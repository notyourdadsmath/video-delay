==> flow/design.v <==
`timescale 1ps/1ps
module debouncer #(
    parameter HOLD="TRUE",
    parameter PERIOD=1000000)(
    input logic clk,
    input logic resetn,
    input logic signal_in,
    output logic signal_out,
    output logic debouncing);
    typedef enum logic [0:0] {
        READY,
        DEBOUNCING
    } state_e;
    logic signal_out_next;
    state_e state;
    state_e state_next;
    logic on;
    logic on_next;
    logic [$clog2(PERIOD)-1:0] count;
    logic [$clog2(PERIOD)-1:0] count_next;
    always_comb begin
        signal_out_next = (
            HOLD == "TRUE" ?
                on :
                '0);
        debouncing = state == DEBOUNCING;
        state_next = state;
        on_next = on;
        count_next = count;
        case (state)
            READY: begin
                if ((!on && signal_in) || (on && !signal_in)) begin
                    signal_out_next = signal_in;
                    state_next = DEBOUNCING;
                    on_next = signal_in;
                end
            end
            DEBOUNCING: begin
                if (count == PERIOD - 1) begin
                    state_next = READY;
                    count_next = '0;
                end
                else begin
                    count_next = count + 1;
                end
            end
            default: ;
        endcase
    end
    always_ff @(posedge clk or negedge resetn) begin
        if (!resetn) begin
            signal_out <= '0;
            state <= READY;
            on <= '0;
            count <= '0;
        end
        else begin
            signal_out <= signal_out_next;
            state <= state_next;
            on <= on_next;
            count <= count_next;
        end
    end
endmodule
`timescale 1ps/1ps
module pattern_selector #()(
    input logic clk,
    input logic resetn,
    input logic btn_up,
    input logic btn_down,
    input logic btn_left,
    input logic btn_right,
    output logic [3:0] pattern);
    logic [3:0] pattern_next;
    logic up;
    logic down;
    logic left;
    logic right;
    debouncer #(
        .HOLD("FALSE"))
        the_up_debouncer(
            .clk(clk),
            .resetn(resetn),
            .signal_in(btn_up),
            .signal_out(up),
            .debouncing());
    debouncer #(
        .HOLD("FALSE"))
        the_down_debouncer(
            .clk(clk),
            .resetn(resetn),
            .signal_in(btn_down),
            .signal_out(down),
            .debouncing());
    debouncer #(
        .HOLD("FALSE"))
        the_left_debouncer(
            .clk(clk),
            .resetn(resetn),
            .signal_in(btn_left),
            .signal_out(left),
            .debouncing());
    debouncer #(
        .HOLD("FALSE"))
        the_right_debouncer(
            .clk(clk),
            .resetn(resetn),
            .signal_in(btn_right),
            .signal_out(right),
            .debouncing());
    always_comb begin
        pattern_next = pattern;
        if (up) begin
            if (pattern > 2) begin
                pattern_next = pattern - 3;
            end
        end
        else if (down) begin
            if (pattern < 6) begin
                pattern_next = pattern + 3;
            end
        end
        else if (left) begin
            case (pattern)
                4'd1,
                4'd2,
                4'd4,
                4'd5,
                4'd7,
                4'd8: pattern_next = pattern - 1;
                default: ;
            endcase
        end
        else if (right) begin
            case (pattern)
                4'd0,
                4'd1,
                4'd3,
                4'd4,
                4'd6,
                4'd7: pattern_next = pattern + 1;
                default: ;
            endcase
        end
    end
    always_ff @(posedge clk or negedge resetn) begin
        if (!resetn) begin
            pattern <= 4'd4;
        end
        else begin
            pattern <= pattern_next;
        end
    end
endmodule
# ---- Step by step through the tools: pattern_selector
# Tool output for the design above, in the order of the flow.
# Line numbers count from 1 in the design file above.
# Library cell names are shortened.
# Not given: -
dict set report setup {
  design {pattern_selector}
  clock {clk}
  lib {sky130hd}
  pvt_corner {tt_025C_1v80}
}

# ---- Elaborated design
# Counts by Yosys on the flattened word-level netlist (proc, flatten, opt, wreduce; memories kept). Register bits leave out memories and registers merged into their read ports (data or address). Print and check cells are left out. Cells with the same type and inputs are merged into one.
dict set report word_totals {
  reg_bits 96
  inputBits 6
  out_inout_bits 4
}
dict set report classes {
  addsub 8
  compare 2
  n_eq 19
  muxes 44
  n_logic 4
  reduce_and_logical 30
}
# operator n
set ops {}
lappend ops {{20-bit 2-to-1 mux} 8}
lappend ops {{20-bit by 1-bit adder with 20-bit output with constant B} 4}
lappend ops {{20-bit == test with constant B} 4}
lappend ops {{4-bit 2-to-1 mux} 8}
lappend ops {{1-bit 2-to-1 mux} 20}
lappend ops {{4-bit by 3-bit == test with 1-bit output with constant B} 4}
lappend ops {{1-bit parallel mux with 2-bit select} 8}
lappend ops {{6-bit OR reduction} 2}
lappend ops {{1-bit logical AND} 8}
lappend ops {{1-bit logical NOT} 8}
lappend ops {{2-bit by 1-bit != test with 1-bit output with constant B} 4}
lappend ops {{2-bit AND reduction} 4}
lappend ops {{4-bit by 2-bit == test with 1-bit output with constant B} 2}
lappend ops {{4-bit nonzero test} 2}
lappend ops {{5-bit AND reduction} 1}
lappend ops {{1-bit logical OR} 4}
lappend ops {{1-bit NOT} 4}
lappend ops {{4-bit by 1-bit adder with 4-bit output with constant B} 1}
lappend ops {{4-bit by 1-bit subtractor with 4-bit output with constant B} 1}
lappend ops {{4-bit by 1-bit == test with 1-bit output with constant B} 1}
lappend ops {{4-bit by 2-bit adder with 4-bit output with constant B} 1}
lappend ops {{4-bit by 2-bit subtractor with 4-bit output with constant B} 1}
lappend ops {{4-bit by 2-bit > comparator with 1-bit output with constant B} 1}
lappend ops {{4-bit by 3-bit < comparator with 1-bit output with constant B} 1}
lappend ops {{4-bit == test with constant B} 1}
lappend ops {{4-bit != test with constant B} 1}
lappend ops {{4-bit logical NOT} 1}
lappend ops {{3-bit != test with constant B} 1}
lappend ops {{2-bit != test with constant B} 1}

# ---- Depth
# Yosys ltp: most cells in a row. Word level: on the elaborated netlist, between registers, memories and ports. Mapped: between sequential cells and ports; inverters and the memories' decode and read muxes count.
dict set report logic_depth {
  word_depth 7
  ABC_AREA 0
  ltp_mapped 7
}

# ---- Mapped cells and area
# Source: synth_stat.txt of the flow (Yosys; design flattened, memories mapped). It holds for the ABC_AREA given above (unset counts as 0); a run with the other value may have another netlist.
dict set report mapped {
  mapped_cells 543
  area_um2 5106.1
  seqArea_um2 2403.6
  ff_cells 96
  buf_cells 12
}
# cell_type n area_total_um2
set by_type {}
lappend by_type {dfrtp_1 95 2377.28}
lappend by_type {xnor2_1 26 227.718}
lappend by_type {nand2_1 60 225.216}
lappend by_type {nor2_1 46 172.666}
lappend by_type {nand3_1 32 160.154}
lappend by_type {ha_1 12 150.144}
lappend by_type {nand4_1 24 150.144}
lappend by_type {o21ai_0 28 140.134}
lappend by_type {inv_1 31 116.362}
lappend by_type {mux2i_1 11 110.106}
lappend by_type {xor2_1 11 96.342}
lappend by_type {and3_1 13 81.328}
lappend by_type {a21oi_1 16 80.077}
lappend by_type {nor3_1 14 70.067}
lappend by_type {o22ai_1 9 56.304}
lappend by_type {nor4b_1 6 52.55}
lappend by_type {a31oi_1 7 43.792}
lappend by_type {and4_1 5 43.792}
# Other cell types: 38; their cells: 97.
# By module: a second synthesis without flattening, with its own total; a netlist apart from the flattened one above.
dict set report hier_totals {
  hier_cells 481
  area_unflattened_um2 4922.2
}
# Each row is one instance without its submodules.
# mod instances cells area_um2
set modules {}
lappend modules {debouncer 4 108 1119.8}
lappend modules {pattern_selector 1 49 442.9}

# ---- Path before layout
# Source: OpenSTA report_checks on the synthesized netlist (no wires, ideal clock, input and output delay 20% of the period each), path of least setup slack; recovery checks are left aside. Register names are those of the netlist, which keeps one name where synthesis merged equal registers.
dict set report synth_timing {
  kind {register to register}
  from {register the_right_debouncer.count[10]}
  to {register the_right_debouncer.count[14]}
  period_ps 2650
  setup_time_ps 121
  arrival_ps 2121
  required_time_ps 2529
  slack_ps 408
  path_delay_ps 2242
  driving_pins 6
  n_path_buf 0
  synth_period_reached_ps 2242
}
# "path_delay_ps" is the arrival time less input delay plus setup time.
# "driving_pins": output pins that drive a net of the path, with the launching flip-flop's if there is one; two outputs of one cell count as two.
# "synth_period_reached_ps" = period - worst setup slack (recovery checks aside). The figure is calculated, with input and output delays left at 20% of the set period.
# The rows between start and end are the longest chain of elaborated cells between them; the timing report does not say that the signal goes this way. Where chains are equally long, one stands for them.
# Each line given opens the expression or statement behind the cell; cells for indexed reads and writes are added by Yosys, which also makes memories of some case tables.
dict set report synth_via {
  path_cell_list {dfrtp_1 > or4_1 > or4_4 > o31ai_4 > and3b_1 > o22a_1}
  elab_chain_cells 3
  cone_cells 4
}
# item line_no
set synth_lines {}
lappend synth_lines {{start, declared} 19} ;# logic [$clog2(PERIOD)-1:0] count;
lappend synth_lines {{start, assigned} 55} ;# count <= '0;
lappend synth_lines {{start, assigned} 61} ;# count <= count_next;
lappend synth_lines {{20-bit by 1-bit adder with 20-bit output} 44} ;# count_next = count + 1;
lappend synth_lines {{20-bit 2-to-1 mux} 39} ;# if (count == PERIOD - 1) begin
lappend synth_lines {{20-bit 2-to-1 mux} 30} ;# case (state)
lappend synth_lines {{end, assigned} 55}
lappend synth_lines {{end, assigned} 61}
lappend synth_lines {{end, declared} 19}

# ---- Path in the finished layout
# From the final timing report of run A: the path of least setup slack in the routed layout; clock arrival at registers is part of the times.
# The report prints the path's times to 10 ps; the period is as set.
dict set report layout_timing {
  kind {register to register}
  from {register the_right_debouncer.count[8]}
  to {register the_right_debouncer.count[14]}
  period_ps 2240
  setup_time_ps 110
  arrival_ps 2430
  required_time_ps 2470
  slack_ps 40
  driving_pins 6
  n_path_buf 0
}
# The rows between start and end are the longest chain of elaborated cells between them; the timing report does not say that the signal goes this way. Where chains are equally long, one stands for them.
dict set report layout_via {
  path_cell_list {dfrtp_1 > or4b_1 > or4_4 > o31ai_4 > and3b_1 > o22a_1}
  elab_chain_cells 3
  cone_cells 4
}
# item line_no
set layout_lines {}
lappend layout_lines {{start, declared} 19} ;# logic [$clog2(PERIOD)-1:0] count;
lappend layout_lines {{start, assigned} 55} ;# count <= '0;
lappend layout_lines {{start, assigned} 61} ;# count <= count_next;
lappend layout_lines {{20-bit by 1-bit adder with 20-bit output} 44} ;# count_next = count + 1;
lappend layout_lines {{20-bit 2-to-1 mux} 39} ;# if (count == PERIOD - 1) begin
lappend layout_lines {{20-bit 2-to-1 mux} 30} ;# case (state)
lappend layout_lines {{end, assigned} 55}
lappend layout_lines {{end, assigned} 61}
lappend layout_lines {{end, declared} 19}

; Below are 2 stored runs of the flow (Yosys, OpenROAD; platform sky130hd) on pattern_selector, each with its settings and what was measured, unordered. Constraints: input delay and output delay 20% of the set period each, output load 0.01 pF.
; "period_less_ws_ps" means the clock period less the worst setup slack. The figure is calculated, with input and output delays left at 20% of the set period.
; "worst_setup_path_time_ps": the worst setup path's part of the clock period (all of it between registers, 20% less for each end at a port) less its slack. A launch clock that arrives late makes it longer, a capture clock that arrives late makes it shorter.
; "final_power_w": no workload was simulated; the value follows from the tool's default switching activity.
; "worst_setup_path_time_ps" is given in steps of 10 ps.

[run A: settings]
period_ns = 2.24
SETUP_SLACK_MARGIN = 0.32
CAP_MARGIN = 20
CORE_MARGIN = 2
CORE_UTILIZATION = 40
SLEW_MARGIN = 20
[run A: results]
total_negative_slack_ps = 0
worst_setup_path_time_ps = 2200
critical_path_type = register to register
final_power_w = 0.003334
worstSetupSlack_ps = 42
period_less_ws_ps = 2198
post_route_stdcell_area_um2 = 6267.3
final_util_pct = 50.1
final_die_area_um2 = 13685.5
yosys.chip_area_um2 = 5106.1

[run B: settings]
period_ns = 4.03
CORE_UTILIZATION = 20
PLACE_DENSITY_LB_ADDON = 0.03
CORE_MARGIN = 8
CELL_PAD_IN_SITES_DETAIL_PLACEMENT = 1
TNS_END_PERCENT = 95
GPL_TIMING_DRIVEN = 0
MIN_ROUTING_LAYER = met1
MAX_ROUTING_LAYER = met4
CAP_MARGIN = 20
SLEW_MARGIN = 20
[run B: results]
total_negative_slack_ps = 0
worst_setup_path_time_ps = 2710
critical_path_type = register to register
final_power_w = 0.001851
worstSetupSlack_ps = 1317
period_less_ws_ps = 2713
post_route_stdcell_area_um2 = 5924.4
final_util_pct = 23.6
final_die_area_um2 = 30900.4
yosys.chip_area_um2 = 5106.1
